==> flow/design.v <==
module dfflrs #(
    parameter DATA_WIDTH = 16
)(
    input wire clk,
    input wire rstn,
    input wire en,
    input wire [DATA_WIDTH-1 : 0] d,
    output wire [DATA_WIDTH-1 : 0] q
);
reg [DATA_WIDTH-1 : 0] q_r;
assign q = q_r;
always @(posedge clk or negedge rstn) begin
    if(rstn == 1'b0) begin
        q_r <= {DATA_WIDTH{1'b1}};
    end
    else if (en == 1'b1) begin
        q_r <= d;
    end
    else begin
        q_r <= q;
    end
end
endmodule 
# Tool chain data of dfflrs
# What the tools print for dfflrs, step after step.
# Lines are those of the file above, counted from 1.
# Cell names lack the library's common part.
# A cell with n/a has no value.
[setup]
top_module = "dfflrs"
clk_port = "clk"
cell_library = "sky130hd"
corner = "tt_025C_1v80"

# Elaborated design
# Counts by Yosys on the flattened word-level netlist (proc, flatten, opt, wreduce; memories kept). Register bits leave out memories and registers merged into their read ports (data or address); mux counts leave out enables and synchronous resets folded into registers. Print and check cells are left out. Cells with the same type and inputs are merged into one.
[word_totals]
wordCells = 1
input_bits = 19
output_inout_bits = 16
register_bits = 16

# Longest topological paths
# Longest topological path by Yosys (ltp), each cell counted once; first at word level (registers and memories cut), then after technology mapping (sequential cells cut; the memories' decode and read muxes count).
[depth]
depth_word = 0
ABC_AREA = 0
mapped_depth = 3
mapped_depth_nobuf = 1

# Netlist
# The flow's flattened synthesis, as Yosys stat reports it; memories are mapped. The netlist is that of the ABC_AREA named above (0 if unset); the other value can give another one.
[mapped]
buf_cells = 2
flip_flops = 16
mapped_cells = 34
synth_area_um2 = 669.4
seqArea_um2 = 420.4
[by_type]
columns = ["cell_type", "n", "area_total_um2"]
rows = [
  ["dfstp_2", 16, 420.403],
  ["mux2_4", 10, 150.144],
  ["mux2_2", 6, 67.565],
  ["buf_12", 1, 20.019],
  ["buf_6", 1, 11.261],
]

# Timing after synthesis
# OpenSTA on the mapped netlist: ideal clock, no wires. The path of least setup slack (recovery checks aside). Input and output delay are each 20% of the period. Register names are those of the netlist, which keeps one name where synthesis merged equal registers.
[synth_path]
kind = "input to register"
startpoint = "input port en"
endpoint = "register q_r[10]"
driving_pins = 3
setup_ns = 0.082
slack_ns = 0.047
arrival_time_ns = 0.704
t_first_pin_ns = 0.167
path_buffers = 2
in_delay_ns = 0.167
required_time_ns = 0.752
period_ns = 0.834
path_delay_ns = 0.619
period_less_setup_slack_ns = 0.787
# "path_delay_ns" = arrival - input delay + setup time.
# "driving_pins": output pins that drive a net of the path, with the launching flip-flop's if there is one; two outputs of one cell count as two.
# "period_less_setup_slack_ns" is the clock period less the worst setup slack; recovery checks do not enter. This is arithmetic on one report: input and output delays are still those of the set period (20% each).
# At most two assigning lines are given for a register; there are more.
[synth_via]
path_cell_list = "buf_6 > buf_12 > mux2_4"
elab_chain_len = 0
cells_between = 0
lines_between = 0
[synth_rtl]
columns = ["element", "line", "source"]
rows = [
  ["start: declaration", 6, "input wire en,"],
  ["end: assignment", 17, "q_r <= d;"],
  ["end: assignment", 20, "q_r <= q;"],
  ["end: declaration", 10, "reg [DATA_WIDTH-1 : 0] q_r;"],
]

# Path in the finished layout
# Path of least setup slack in the final report of job 1 (OpenROAD, finished layout, wires in). Where an end is a register, its clock arrival counts in the times.
[layout_path]
kind = "register to output"
startpoint = "register q_r[4]"
endpoint = "output port q[4]"
arrival_time_ns = 0.94
t_first_pin_ns = 0.28
required_time_ns = 0.83
driving_pins = 2
path_buffers = 1
slack_ns = -0.11
out_delay_ns = 0.21
period_ns = 1.04
# At most two assigning lines are given for a register; there are more.
[layout_via]
path_cell_list = "dfstp_2 > buf_6"
elab_chain_len = 0
cells_between = 0
lines_between = 0
[layout_rtl]
columns = ["element", "line", "source"]
rows = [
  ["start: declaration", 10, "reg [DATA_WIDTH-1 : 0] q_r;"],
  ["start: assignment", 17, "q_r <= d;"],
  ["start: assignment", 20, "q_r <= q;"],
  ["end: declaration", 8, "output wire [DATA_WIDTH-1 : 0] q"],
]

# 2 stored runs of dfflrs in the flow (synthesis by Yosys, layout by OpenROAD, sky130hd cells), in arbitrary order. Constraints: input delay and output delay 20% of the set period each, output load 0.01 pF.
# "achieved_clock_period_ns" is the run's clock period less its worst setup slack. It is reckoned from that one timing run; input and output delays stay at 20% of the period that was set.
# "worst_path_ns": the worst setup path's part of the clock period (all of it between registers, 20% less for each end at a port) less its slack. A launch clock that arrives late makes it longer, a capture clock that arrives late makes it shorter.
# "totalPower_uw" rests on the timing tool's default activity at the inputs, not on a simulated workload.

[[run]]
name = "job 1"
[run.settings]
period_ns = 1.04
CAP_MARGIN = 20
CORE_MARGIN = 2
CORE_UTILIZATION = 40
SLEW_MARGIN = 20
[run.results]
finish.utilization_frac = 0.752
worst_path_ns = 0.94
critical_path_kind = "register to output"
totalPower_uw = 1605
final_stdcell_area_um2 = 1159.9
timing.setup.ws_ns = -0.112
design.die.area_um2 = 2016.9
setup_tns_ns = -1.579
achieved_clock_period_ns = 1.152
yosys.chip_area_um2 = 669.4

[[run]]
name = "job 2"
[run.settings]
period_ns = 0.69
CORE_UTILIZATION = 72
TNS_END_PERCENT = 30
GPL_TIMING_DRIVEN = 0
CAP_MARGIN = 0
MIN_ROUTING_LAYER = "met2"
MAX_ROUTING_LAYER = "met4"
CORE_MARGIN = 2
SLEW_MARGIN = 20
[run.results]
outcome = "no final report: floorplanning broke off with PDN-0185"
